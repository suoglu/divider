==> flow/design.v <==
`timescale 1ns / 1ps
module divider#(
  parameter WIDTH    = 32,
  parameter CACHING  =  0,  
  parameter INIT_VLD =  0  
)(
  input clk, 
  input rst, 
  input start, 
  input      [WIDTH-1:0] dividend, 
  input      [WIDTH-1:0] divisor, 
  output reg [WIDTH-1:0] quotient, 
  output     [WIDTH-1:0] remainder, 
  output reg zeroErr, 
  output valid
);
  localparam IDLE = 0,
             PREP = 1,
             CALC = 2;
  reg [1:0] state;
  reg [WIDTH-1:0] dividendOp; 
  reg [WIDTH  :0] divisorOp; 
  localparam C_WIDTH = $clog2(WIDTH)+1;
  reg [C_WIDTH-1:0] shiftCounter;
  always@(posedge clk) begin
    if(state == IDLE) begin
      shiftCounter <= 0;
    end case(state)
      PREP: shiftCounter <= shiftCounter+1;
      CALC: shiftCounter <= shiftCounter-1;
    endcase
  end
  wire zeroDivide = divisor == 0;
  wire useCache;  
  wire startCalculation = !zeroDivide && start && !(CACHING && useCache);
  wire subtract  = {1'b0,dividendOp} >= divisorOp && state == CALC;
  wire stopShift = dividendOp < (divisorOp<<1);
  generate  
    if(INIT_VLD) begin
      assign valid = state == IDLE && !start;
    end else begin
      reg valid_en;
      assign valid = valid_en && !start && state == IDLE;
      always@(posedge clk) begin
        if(rst) begin
          valid_en <= 0;
        end begin
          valid_en <= valid_en || start;
        end
      end
    end
  endgenerate
  always@(posedge clk) begin
    if(rst) begin
      zeroErr <= 0;
    end else begin
      zeroErr <= start && state == IDLE ? zeroDivide : zeroErr;
    end
  end
  always@(posedge clk) begin
    if(startCalculation) begin
      divisorOp <= divisor;
    end else case(state)
      PREP: divisorOp <= divisorOp<<1;
      CALC: divisorOp <= divisorOp>>1;
    endcase
  end
  always@(posedge clk) begin
    if(startCalculation) begin
      dividendOp <= dividend;
    end else begin
      dividendOp <= subtract ? dividendOp-divisorOp : dividendOp; 
    end
  end
  always@(posedge clk) begin
    if(state == PREP) begin
      quotient <= 0;
    end else begin
      quotient <= state == CALC ? (quotient<<1) | subtract : quotient;
    end
  end
  assign remainder = dividendOp;
  always@(posedge clk) begin
    if(rst) begin
      state <= IDLE;
    end else case(state)
      IDLE: state <=  startCalculation ? PREP : state;
      PREP: state <=         stopShift ? CALC : state;
      CALC: state <= shiftCounter == 0 ? IDLE : state;
    endcase
  end
  generate  
    if(CACHING) begin
      reg [WIDTH-1:0] dividend_cached, divisor_cached;
      assign useCache = (dividend == dividend_cached) && (divisor == divisor_cached);
      always@(posedge clk) begin
        if (rst) begin
          dividend_cached <= 0;
          divisor_cached  <= 0;
        end else begin
          dividend_cached <= startCalculation && state == IDLE ? dividend : dividend_cached;
          divisor_cached  <= startCalculation && state == IDLE ? divisor  :  divisor_cached;
        end
      end
    end
  endgenerate
endmodule
# Reports on divider
# The steps from the RTL of divider to its reports follow in flow order.
# Line numbers count from 1 in the design file above.
# Cell names lack the library's common part.
# A cell with -- has no value.
[inputs]
design = "divider"
clk_port = "clk"
cell_library = "sky130hd"
pvt_corner = "tt_025C_1v80"

# Elaborated design
# Counts by Yosys on the flattened word-level netlist (proc, flatten, opt, wreduce; memories kept). Register bits leave out memories and registers merged into their read ports (data or address). Print and check cells are left out. Cells with the same type and inputs are merged into one.
[classes]
n_cmp = 2
add_sub_neg = 3
n_mux = 10
reduce_and_logical = 19
n_logic = 1
equal = 5
[op_table]
columns = ["operator", "n"]
rows = [
  ["two-way mux 32 bit", 3],
  ["parallel mux 33 bit (select 2 bit)", 1],
  [">= comparator 32 x 33 -> 1 bit", 1],
  ["less-than comparator 32 x 33 -> 1 bit", 1],
  ["OR 32 x 1 -> 32 bit", 1],
  ["logical AND 32 x 1 -> 1 bit with constant A", 1],
  ["subtractor 32 bit", 1],
  ["zero test 32 bit", 1],
  ["parallel mux 6 bit (select 2 bit)", 1],
  ["logical AND 1 bit", 6],
  ["nonzero test 3 bit", 2],
  ["adder 6 x 1 -> 6 bit with constant B", 1],
  ["subtractor 6 x 1 -> 6 bit with constant B", 1],
  ["zero test 6 bit", 1],
  ["parallel mux 2 bit (select 3 bit)", 1],
  ["two-way mux 6 bit", 1],
  ["two-way mux 2 bit", 3],
  ["inequality test 2 bit with constant B", 2],
  ["nonzero test 2 bit", 2],
  ["AND reduction 4 bit", 1],
  ["zero test 1 bit", 3],
  ["equality test 2 x 1 -> 1 bit with constant B", 1],
  ["inequality test 2 x 1 -> 1 bit with constant B", 1],
  ["equality test 2 bit with constant B", 1],
  ["zero test 2 bit", 1],
  ["logical OR 1 bit", 1],
]
[word_totals]
output_inout_bits = 66
register_bits = 107
elab_cells = 48

# Longest topological paths
# Depth = most cells in a row (Yosys ltp): at word level without a register or memory, in the mapped netlist without a sequential cell, where the memories' decode and read muxes count.
[logic_depth]
depth_word = 6
abc_area = 1
ltp_mapped = 16

# Netlist
# Source: synth_stat.txt of the flow (Yosys; design flattened, memories mapped). It holds for the ABC_AREA given above (unset counts as 0); a run with the other value may have another netlist.
# Totals and module areas in this step are rounded.
[mapped]
buffers = 30
seq_area_um2 = 2843
stdcells = 999
yosys_area_um2 = 7523
ff_cells = 107
[types]
columns = ["type", "n", "type_area_um2"]
rows = [
  ["edfxtp_1", 70, 2.1E+03],
  ["ha_1", 70, 875.84],
  ["nand2_1", 200, 750.72],
  ["dfxtp_1", 37, 740.71],
  ["nor2_1", 132, 495.475],
  ["o21ai_0", 96, 480.461],
  ["inv_1", 124, 465.446],
  ["a21oi_1", 61, 305.293],
  ["o211ai_1", 32, 240.23],
  ["nand3_1", 37, 185.178],
  ["nand4_1", 13, 81.328],
  ["o21ai_1", 15, 75.072],
  ["clkbuf_1", 17, 63.811],
  ["xnor2_1", 7, 61.309],
  ["xor2_1", 6, 52.55],
  ["nor3_1", 10, 50.048],
  ["o21bai_1", 6, 45.043],
  ["o21ai_2", 5, 43.792],
]
# Other cell types: 24; their cells: 61.

# Path before layout
# OpenSTA on the mapped netlist: ideal clock, no wires. The path of least setup slack (recovery checks aside). Input and output delay are each 20% of the period. Register names are those of the netlist, which keeps one name where synthesis merged equal registers.
[synth_timing]
kind = "input to register"
start = "in divisor[7]"
end = "reg divisorOp[0]"
clock_period_ns = 4.84
driving_pins = 8
n_path_buf = 2
slack_ns = 1.718
arrival_time_ns = 2.561
launch_ns = 0.968
setup_ns = 0.562
path_delay_ns = 2.155
period_less_setup_slack_ns = 3.122
# "path_delay_ns" = arrival - input delay + setup time.
# "driving_pins": output pins that drive a net of the path, with the launching flip-flop's if there is one; two outputs of one cell count as two.
# "period_less_setup_slack_ns" is the clock period less the worst setup slack; recovery checks do not enter. This is arithmetic on one report: input and output delays are still those of the set period (20% each).
# Between the ends stands the longest chain of elaborated cells between them, by number of cells; it is not shown to be the way that was timed. Of several equally long chains one is given.
# Each line given opens the expression or statement behind the cell; cells for indexed reads and writes are added by Yosys, which also makes memories of some case tables.
# At most two assigning lines are given for a register; there are more.
# Only ways into the end's enable, where the timed path ends, are counted here.
[synth_between]
path_cell_list = "inv_1 nand4_1 nor2_1 nand4_1 nand2_2 buf_4 buf_2 nand3_1"
elab_chain_len = 5
cone_cells = 5
lines_between = 2
cone_classes = "reduce/logical: 5"
[synth_lines]
columns = ["element", "line", "text"]
rows = [
  ["start, declared", 11, "input      [WIDTH-1:0] divisor,"],
  ["zero test 32 bit", 33, "wire zeroDivide = divisor == 0;"],
  ["zero test 1 bit", 35, "wire startCalculation = !zeroDivide && start && !(CACHING && useCache);"],
  ["logical AND 1 bit x2", 35, ""],
  ["nonzero test 3 bit", "--", ""],
  ["end, assigned", 62, "divisorOp <= divisor;"],
  ["end, assigned", 64, "PREP: divisorOp <= divisorOp<<1;"],
  ["end, declared", 22, "reg [WIDTH  :0] divisorOp;"],
]

# Path in the finished layout
# Path of least setup slack in the final report of run A (OpenROAD, finished layout, wires in). Where an end is a register, its clock arrival counts in the times.
[layout_timing]
kind = "input to output"
start = "in start"
end = "out valid"
n_path_buf = 2
driving_pins = 3
slack_ns = 1.93
arrival_time_ns = 2.40
output_delay_ns = 1.08
launch_ns = 1.08
clock_period_ns = 5.41
# Between the ends stands the longest chain of elaborated cells between them, by number of cells; it is not shown to be the way that was timed. Of several equally long chains one is given.
[layout_between]
path_cell_list = "clkdlybuf4s50_1 nor2_1 clkdlybuf4s50_1"
elab_chain_len = 3
cone_cells = 3
lines_between = 1
cone_classes = "reduce/logical: 3"
[layout_lines]
columns = ["element", "line", "text"]
rows = [
  ["start, declared", 9, "input start,"],
  ["zero test 1 bit", 43, "assign valid = valid_en && !start && state == IDLE;"],
  ["logical AND 1 bit x2", 43, ""],
  ["end, declared", 15, "output valid"],
]

# Record of 2 stored runs of the RTL-to-layout flow on divider, platform sky130hd. The runs are unordered. Constraints: input delay and output delay 20% of the set period each, output load 0.01 pF.
# By "timing.achieved_period_ns" is meant the clock period of the run minus its worst setup slack. This is arithmetic on one report: input and output delays are still those of the set period (20% each).
# By "worst_path_time_ns" is meant the share of the clock period that the worst setup path is allowed (20% is reserved at inputs, 20% at outputs), minus its slack. Clock arrival times at its registers enter into it.
# "final_power_mw" rests on the timing tool's default activity at the inputs, not on a simulated workload.
# Results are given in rounded form.

[[run]]
name = "run A"
[run.settings]
period_ns = 5.41
CORE_UTILIZATION = 17
SETUP_SLACK_MARGIN = 0.11
PLACE_DENSITY = 0.63
CORE_MARGIN = 8
CELL_PAD_IN_SITES_DETAIL_PLACEMENT = 1
ABC_AREA = 1
CTS_CLUSTER_SIZE = 100
CTS_CLUSTER_DIAMETER = 377
SLEW_MARGIN = 40
CAP_MARGIN = 20
[run.results]
utilization_pct = 22.4
ws_hold_ns = 0.451
timing.achieved_period_ns = 3.478
die_area_um2 = 51240
finish.stdcell_area_um2 = 9834
setup_worst_slack_ns = 1.932
final_power_mw = 6.263
worst_path_time_ns = 1.31
worst_setup_path_type = "input to output"
synth_area_um2 = 7523
setup_tns_ns = 0.000

[[run]]
name = "run B"
[run.settings]
period_ns = 4.97
CORE_UTILIZATION = 37
PLACE_DENSITY_LB_ADDON = 0.01
CORE_ASPECT_RATIO = 0.71
CELL_PAD_IN_SITES_GLOBAL_PLACEMENT = 0
CAP_MARGIN = 20
CORE_MARGIN = 2
SLEW_MARGIN = 20
[run.results]
utilization_pct = 47.1
ws_hold_ns = 0.462
timing.achieved_period_ns = 3.632
die_area_um2 = 20660
finish.stdcell_area_um2 = 9092
setup_worst_slack_ns = 1.338
final_power_mw = 5.496
worst_path_time_ns = 2.64
worst_setup_path_type = "input to register"
synth_area_um2 = 7218
setup_tns_ns = 0.000
