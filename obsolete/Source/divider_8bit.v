==> flow/design.v <==
module divider_8bit(clk, rst, strt, dividend, divisor, quotient, remainder, infinite, idle);
    localparam IDLE = 2'b00, PRECALC = 2'b01, CALC = 2'b11, POSTCALC = 2'b10;
    input clk, rst, strt;
    input [7:0] dividend, divisor;
    output reg [7:0] quotient, remainder;
    output infinite;  
    output idle;  
    reg [8:0] dividend_reg, divisor_reg;  
    wire update_divident;  
    wire sign_of_test_sub;  
    wire [8:0] test_sub_res;  
    reg [1:0] state;  
    reg [2:0] q_index;
    assign infinite = ~|divisor;  
    assign idle = ~|state;  
    assign test_sub_res = dividend_reg + (~divisor_reg) + 9'd1;  
    assign sign_of_test_sub = ~test_sub_res[8];
    assign update_divident = sign_of_test_sub;
    always@(posedge clk or posedge rst)
        begin
            if(rst)
                begin
                    state <= IDLE;
                end
            else
                begin
                    case(state)
                        IDLE:
                            begin
                                if(strt)
                                    begin
                                        state <= (infinite) ? POSTCALC : ((divisor[7]) ? CALC : PRECALC);
                                    end
                            end
                        PRECALC:
                            begin
                                state <= (divisor_reg[6]) ? CALC : PRECALC;
                            end
                        CALC:
                            begin
                               state <= (q_index == 3'd0) ? POSTCALC : CALC; 
                            end
                        POSTCALC:
                            begin
                                state <= IDLE;
                            end
                    endcase
                end
        end
    always@(posedge clk)
        begin
            case(state)
                IDLE:
                    begin
                        divisor_reg <= {1'b0, divisor};
                    end
                PRECALC:
                    begin
                        divisor_reg <= divisor_reg << 1;
                    end
                CALC:
                    begin
                        divisor_reg <= divisor_reg >> 1;
                    end
            endcase
        end
    always@(posedge clk)
        begin  
            remainder <= (state == POSTCALC) ? dividend_reg[7:0] : remainder; 
        end
    always@(posedge clk)
        begin
            case(state)
                IDLE: 
                    begin
                        dividend_reg <= {1'b0, dividend};
                    end
                CALC:
                    begin
                        dividend_reg <= (update_divident) ? test_sub_res : dividend_reg;
                    end
            endcase
        end
    always@(posedge clk)
        begin
            case(state)
                IDLE:
                    begin
                        q_index <= 3'd0;
                    end
                PRECALC:
                    begin
                        q_index <= q_index + 3'd1;
                    end
                CALC:
                    begin
                        q_index <= q_index - 3'd1;
                    end
            endcase
        end 
    always@(posedge clk)
        begin
            case(state)
                PRECALC:  
                    begin
                        quotient <= 8'd0;
                    end
                CALC: 
                    begin
                        quotient[q_index] <= sign_of_test_sub;
                    end
                POSTCALC: 
                    begin
                        quotient[7:1] <= (divisor_reg[6]) ? 7'd0 : quotient[7:1];
                    end
            endcase
        end
endmodule
======== From RTL to reports: divider_8bit ========
Tool output for the design above, in the order of the flow.
Line numbers count from 1 in the design file above.
Operators: Yosys type, input widths -> output width; for muxes data width and select width s.
Library cell names are shortened.
A cell with - has no value.
set-up
  design top .............................. divider_8bit
  clock port .............................. clk
  cell library ............................ sky130hd
  timing corner ........................... tt_025C_1v80

======== After elaboration ========
Source: Yosys, flattened and elaborated, memories not mapped. Widths are those after wreduce. Registers that Yosys merges into a memory's read port (data or address) are not register bits. Print and check cells do not count. Equal cells are merged and count once.
word-level totals
  register bits ........................... 39
  output and inout port bits .............. 18
  word-level cells ........................ 52
  input port bits ......................... 19
operators by class
  bitwise gates (word level) .............. 5
  equality and inequality tests ........... 6
  shift operators ......................... 2
  add/subtract/negate cells ............... 5
  mux-type cells .......................... 13
  reductions and logical operators ........ 14
operators by type and width
  operator               number
  $pmux 9 s3             1
  $pmux 7 s3             1
  $pmux 9 s2             1
  $add 9x1->9 const B    1
  $add 9x9->9            1
  $not 9->9              1
  $pmux 3 s3             1
  $mux 9                 1
  $shift 1x4->8          1
  $shift 1x4->8 const A  1
  $and 8x8->8            1
  $or 8x8->8             1
  $not 8->8              1
  $reduce_or 8->1        1
  $pmux 2 s4             1
  $mux 2                 4
  $mux 7                 1
  $ne 2x2->1 const B     3
  $reduce_and 2->1       3
  $reduce_bool 3->1      2
  $eq 2x2->1 const B     2
  $reduce_bool 2->1      2
  $neg 3->4              1
  $reduce_bool 4->1      1
  $add 3x1->3 const B    1
  $sub 3x1->3 const B    1
  $logic_not 3->1        1
  $logic_not 1->1        2
Not listed: further kinds 6, cells in them 6.

======== Depth ========
Depth = most cells in a row (Yosys ltp): at word level without a register or memory, in the mapped netlist without a sequential cell, where the memories' decode and read muxes count.
depth
  depth after elaboration ................. 7
  ABC_AREA ................................ 0
  mapped depth ............................ 9

======== Mapped cells and area ========
Source: synth_stat.txt of the flow (Yosys; design flattened, memories mapped). It holds for the ABC_AREA given above (unset counts as 0); a run with the other value may have another netlist.
synthesis totals
  buffer cells ............................ 10
  area of sequential cells ................ 1131.1 um^2
  chip area (Yosys) ....................... 2224.6 um^2
  cells in the netlist .................... 203
  flip-flops .............................. 38
cells by type
  type      number
  edfxtp_1  36
  ha_1      13
  inv_1     20
  nand2_1   19
  nor2_1    17
  mux2i_1   6
  o21ai_0   12
  o41ai_4   2
  dfrtp_1   2
  a21oi_1   9
  fa_1      2
  nand2b_1  6
  o32ai_2   2
  nand3_1   6
  o31ai_1   4
  xor2_1    3
  o21a_1    3
  or4_1     3
Not listed: further types 24, cells in them 38.

======== Worst setup path after synthesis ========
OpenSTA on the mapped netlist: ideal clock, no wires. The path of least setup slack (recovery checks aside). Input and output delay are each 20% of the period. Register names are those of the netlist, which keeps one name where synthesis merged equal registers.
timing after synthesis
  path kind ............................... register to register
  start ................................... register divisor_reg[0]
  end ..................................... register dividend_reg[0]
  path slack .............................. 1.663 ns
  arrival ................................. 2.183 ns
  clock period ............................ 4.22 ns
  path delay .............................. 2.558 ns
  stages .................................. 9
  time at the first pin ................... 0.000 ns
  synthesis period reached ................ 2.557 ns
"path delay" is the arrival time less input delay plus setup time.
"stages": output pins that drive a net of the path, with the launching flip-flop's if there is one; two outputs of one cell count as two.
"synthesis period reached" = period - worst setup slack (recovery checks aside). The figure is calculated, with input and output delays left at 20% of the set period.
The rows between start and end are the longest chain of elaborated cells between them; the timing report does not say that the signal goes this way. Where chains are equally long, one stands for them.
Each line given opens the expression or statement behind the cell; cells for indexed reads and writes are added by Yosys, which also makes memories of some case tables.
At most two assigning lines are given for a register; there are more.
Only ways into the end's enable, where the timed path ends, are counted here.
on the way, after synthesis
  cell sequence ........................... edfxtp_1 ha_1 fa_1 nand2b_1 a21oi_2 nor2_1 a311o_1 buf_6 o21bai_1
  cells in the longest elaborated chain ... 5
  elaborated cells between the ends (all ways) .. 5
  RTL lines with such cells ............... 1
  classes of those cells .................. 2 x add/sub; 1 x eq/ne; 1 x logic; 1 x reduce/logical
RTL lines, path after synthesis
  element             line  source
  start: declaration  8     reg [8:0] dividend_reg, divisor_reg;
  start: assignment   55    divisor_reg <= {1'b0, divisor};
  start: assignment   59    divisor_reg <= divisor_reg << 1;
  $not 9->9           16    assign test_sub_res = dividend_reg + (~divisor_reg) + 9'd1;
  $add 9x9->9         16
  $add 9x1->9         16
  $ne 2x2->1          -
  $reduce_and 2->1    -
  end: assignment     76    dividend_reg <= {1'b0, dividend};
  end: assignment     80    dividend_reg <= (update_divident) ? test_sub_res : dividend_reg;
  end: declaration    8

======== Timing after layout ========
From the final timing report of run A: the path of least setup slack in the routed layout; clock arrival at registers is part of the times.
timing post-layout
  path kind ............................... register to register
  start ................................... register divisor_reg[0]
  end ..................................... register quotient[2]
  time at the first pin ................... 0.28 ns
  stages .................................. 9
  clock period ............................ 2.57 ns
  arrival ................................. 2.52 ns
  path slack .............................. 0.15 ns
The rows between start and end are the longest chain of elaborated cells between them; the timing report does not say that the signal goes this way. Where chains are equally long, one stands for them.
At most two assigning lines are given for a register; there are more.
on the way, post-layout
  cell sequence ........................... edfxtp_1 ha_1 fa_1 nand2b_1 a21oi_2 nor2_1 a311o_1 buf_4 o41ai_4
  cells in the longest elaborated chain ... 7
  elaborated cells between the ends (all ways) .. 7
  RTL lines with such cells ............... 4
  classes of those cells .................. 2 x add/sub; 1 x shift; 1 x mux; 3 x logic
RTL lines, path post-layout
  element             line  source
  start: declaration  8     reg [8:0] dividend_reg, divisor_reg;
  start: assignment   55    divisor_reg <= {1'b0, divisor};
  start: assignment   59    divisor_reg <= divisor_reg << 1;
  $not 9->9           16    assign test_sub_res = dividend_reg + (~divisor_reg) + 9'd1;
  $add 9x9->9         16
  $add 9x1->9         16
  $not 1->1           17    assign sign_of_test_sub = ~test_sub_res[8];
  $shift 1x4->8       110   quotient[q_index] <= sign_of_test_sub;
  $or 8x8->8          110
  $pmux 7 s3          103   case(state)
  end: assignment     110
  end: assignment     114   quotient[7:1] <= (divisor_reg[6]) ? 7'd0 : quotient[7:1];
  end: declaration    5     output reg [7:0] quotient, remainder;

Ticket comment

2 stored runs of divider_8bit in the flow (synthesis by Yosys, layout by OpenROAD, sky130hd cells), in arbitrary order. Constraints: input delay and output delay 20% of the set period each, output load 0.01 pF.
"achieved clock period" means the clock period less the worst setup slack. The figure is calculated, with input and output delays left at 20% of the set period.
"critical path time" means the part of the period allowed to the worst setup path (the constraints hold back 20% at inputs and 20% at outputs) less its slack; where the path has registers, the arrival times of their clocks count too.
"power": no workload was simulated; the value follows from the tool's default switching activity.

---- run A ----
settings
  period_ns = 2.57
  CORE_UTILIZATION = 19
  PLACE_DENSITY_LB_ADDON = 0.16
  CORE_ASPECT_RATIO = 1.01
  ABC_AREA = 0
  GPL_ROUTABILITY_DRIVEN = 0
  CTS_CLUSTER_SIZE = 40
  CTS_CLUSTER_DIAMETER = 40
  MAX_ROUTING_LAYER = met5
  CAP_MARGIN = 20
  CORE_MARGIN = 2
  SLEW_MARGIN = 20
results
  cell area after synthesis ............... 2224.6 um^2
  die outline area ........................ 12590.2 um^2
  standard-cell area after routing ........ 2977.9 um^2
  utilization ............................. 0.262
  setup slack of the worst path ........... 0.148 ns
  total negative slack on setup checks .... 0.000 ns
  power ................................... 4.303 mW
  achieved clock period ................... 2.422 ns
  critical path time ...................... 2.42 ns
  worst path kind ......................... register to register

---- run B ----
settings
  period_ns = 1.88
  CORE_UTILIZATION = 38
  PLACE_DENSITY = 0.8
  CORE_ASPECT_RATIO = 0.99
  CORE_MARGIN = 5
  CELL_PAD_IN_SITES_GLOBAL_PLACEMENT = 3
  CELL_PAD_IN_SITES_DETAIL_PLACEMENT = 1
  ABC_AREA = 1
  GPL_ROUTABILITY_DRIVEN = 0
  CAP_MARGIN = 30
  MAX_ROUTING_LAYER = met4
  SLEW_MARGIN = 20
results
  cell area after synthesis ............... 2163.3 um^2
  die outline area ........................ 7302.0 um^2
  standard-cell area after routing ........ 3041.7 um^2
  utilization ............................. 0.549
  setup slack of the worst path ........... -0.073 ns
  total negative slack on setup checks .... -0.810 ns
  power ................................... 6.206 mW
  achieved clock period ................... 1.953 ns
  critical path time ...................... 1.95 ns
  worst path kind ......................... register to register
